==> flow/design.v <==
module Division(
	input         clock,
	input         start,
	input  [31:0] a,
	input  [31:0] b,
	output [31:0] q,
	output [31:0] r
);
 reg [31:0] q;
 reg [31:0] r;
 reg [31:0] rtemp;
 integer i;
	always @(posedge clock)
		begin
          if(start) begin  
			r = 32'd0;
			q = 32'd0;
			i = 31;
				end
		else begin 
             if(i >= 0) begin  
		     rtemp = 2 * r + a[i];
                if (rtemp < b) begin
                    q[i] = 0; r = rtemp; 
                end
                else begin 
                    q[i] = 1; r = rtemp - b; 
                end 
                i = i-1;
	        end 
             else begin end
	     end
     end
endmodule
Tool chain data of Division

What the tools print for Division, step after step.
Line numbers count from 1 in the design file above.
Operators carry their Yosys type and port widths (W data, S select, Z words).
Cell names lack the library's common part.
Not given: --

Design top: Division
Clock port: clock
Library: sky130hd
Library corner: tt_025C_1v80

Word level

Source: Yosys, flattened and elaborated, memories not mapped. Widths are those after wreduce; folded enables and synchronous resets count as part of the registers. Registers that Yosys merges into a memory's read port (data or address) are not register bits. Print and check cells do not count. Equal cells are merged and count once.

Add/sub/neg operators: 4
$lt $le $gt $ge: 2
Shift operators: 3
Multiplexer cells: 2
Bitwise operators: 4

Operators with widths:

| operator                  | number |
| $shift A1 B33 Y32 const A | 2 |
| $or A32 B32 Y32           | 2 |
| $mux W32                  | 2 |
| $neg A32 Y33              | 1 |
| $add A32 B1 Y32           | 1 |
| $ge A32 B1 Y1 const B     | 1 |
| $sub A32 B2 Y32 const B   | 1 |
| $sub A32 B32 Y32          | 1 |
| $lt A32 B32 Y1            | 1 |
| $and A32 B32 Y32          | 1 |
| $shiftx A32 B32 Y1        | 1 |
| $not A32 Y32              | 1 |

Bits in registers: 96
Bits of input ports: 66
Output and inout port bits: 64
Elaborated cells: 18

Depth

Depth = most cells in a row (Yosys ltp): at word level without a register or memory, in the mapped netlist without a sequential cell, where the memories' decode and read muxes count.

Depth in word-level cells: 6
ABC_AREA: 0
Gate-level depth with buffers: 22
Gate-level depth less buffers: 17

After synthesis

The flow's flattened synthesis, as Yosys stat reports it; memories are mapped. The netlist is that of the ABC_AREA named above (0 if unset); the other value can give another one.

Cell types:

| cell     | number | total area (µm²) |
| dfxtp_1  | 96     | 1.92E+03 |
| nor2_1   | 130    | 487.968 |
| ha_1     | 35     | 437.92 |
| mux2i_1  | 40     | 400.384 |
| xnor2_1  | 43     | 376.611 |
| nand2_1  | 82     | 307.795 |
| nand3_1  | 53     | 265.254 |
| xor2_1   | 30     | 262.752 |
| a21oi_1  | 42     | 210.202 |
| inv_1    | 51     | 191.434 |
| clkbuf_1 | 50     | 187.68 |
| o21ai_0  | 29     | 145.139 |
| a311oi_1 | 16     | 140.134 |
| mux4_1   | 5      | 131.376 |
| nand4_1  | 21     | 131.376 |
| nor3_1   | 25     | 125.12 |
| mux4_2   | 5      | 112.608 |
| a21o_1   | 12     | 90.086 |

Other cell types: 61; their cells: 184.

Cells in the netlist: 949
Cell area after synthesis: 7403.4 µm²
Sequential area: 1921.8 µm²
Flip-flop cells: 96
Buffer cells: 72

Timing after synthesis

Source: OpenSTA report_checks on the synthesized netlist (no wires, ideal clock, input and output delay 20% of the period each), path of least setup slack; recovery checks are left aside. Register names are those of the netlist, which keeps one name where synthesis merged equal registers.

Path kind: input -> register
Start point: in a[29]
End point: reg r[21]
Clock period: 6.54 ns
Input delay: 1.308 ns
Setup time: 0.091 ns
Launch time at the first pin: 1.308 ns
Data arrival time: 4.873 ns
Required time: 6.449 ns
Slack: 1.576 ns
Path delay: 3.656 ns
Stages on the path: 17
Buffers on the path: 2
Synthesis period reached: 4.964 ns

"path delay" = arrival - input delay + setup time.
"stages on the path": output pins that drive a net of the path, with the launching flip-flop's if there is one; two outputs of one cell count as two.
"synthesis period reached" = period - worst setup slack (recovery checks aside). The figure is calculated, with input and output delays left at 20% of the set period.
Between the ends stands the longest chain of elaborated cells between them, by number of cells; it is not shown to be the way that was timed. Of several equally long chains one is given.
Each line given opens the expression or statement behind the cell; cells for indexed reads and writes are added by Yosys, which also makes memories of some case tables.
At most two assigning lines are given for a register; there are more.

Path through: mux4_1 -> mux4_2 -> mux2i_1 -> or3_1 -> ha_1 -> fa_1 -> nor2b_1 -> o31a_1 -> o31ai_1 -> a21oi_1 -> nor4_1 -> a211o_1 -> a21o_1 -> buf_2 -> buf_2 -> nand2_1 -> a311oi_1
Cells in the longest elaborated chain: 4
Elaborated cells between the ends (all ways): 5
Source lines of those cells: 3
Classes of those cells: add/sub: 2; compare: 1; shift: 1; mux: 1

RTL lines, path after synthesis:

| item               | line | text |
| from (decl)        | 4    | `input [31:0] a,` |
| $shiftx A32 B32 Y1 | 22   | `rtemp = 2 * r + a[i];` |
| $add A32 B1 Y32    | 22   |  |
| $sub A32 B32 Y32   | 27   | `q[i] = 1; r = rtemp - b;` |
| $mux W32           | 23   | `if (rtemp < b) begin` |
| to (assign)        | 24   | `q[i] = 0; r = rtemp;` |
| to (assign)        | 27   |  |
| to (decl)          | 7    | `output [31:0] r` |

Hand-over note for Division

Stored flow runs of Division (2 of them; Yosys, OpenROAD, sky130hd). They differ in their settings and are not a sequence. Constraints: input delay and output delay 20% of the set period each, output load 0.01 pF.
A setting shown as - is not set for that run.

| name                               | run 1 | run 2 |
| period_ns                          | 3.08  | 3.02  |
| CORE_UTILIZATION                   | 57    | 47    |
| SETUP_SLACK_MARGIN                 | 0.81  | 0.72  |
| PLACE_DENSITY_LB_ADDON             | 0.04  | 0.02  |
| CTS_CLUSTER_SIZE                   | 79    | -     |
| CTS_CLUSTER_DIAMETER               | 293   | -     |
| CAP_MARGIN                         | 40    | 30    |
| SLEW_MARGIN                        | 0     | 5     |
| MAX_ROUTING_LAYER                  | met4  | -     |
| CORE_MARGIN                        | 2     | 10    |
| HOLD_SLACK_MARGIN                  | -     | 0.1   |
| CORE_ASPECT_RATIO                  | -     | 0.65  |
| CELL_PAD_IN_SITES_GLOBAL_PLACEMENT | -     | 2     |
| ABC_AREA                           | -     | 1     |
| GPL_TIMING_DRIVEN                  | -     | 0     |

Run 1: no final report: routing broke off with GRT-0232
Run 2: no final report: placement broke off with FLW-0024

End of note.
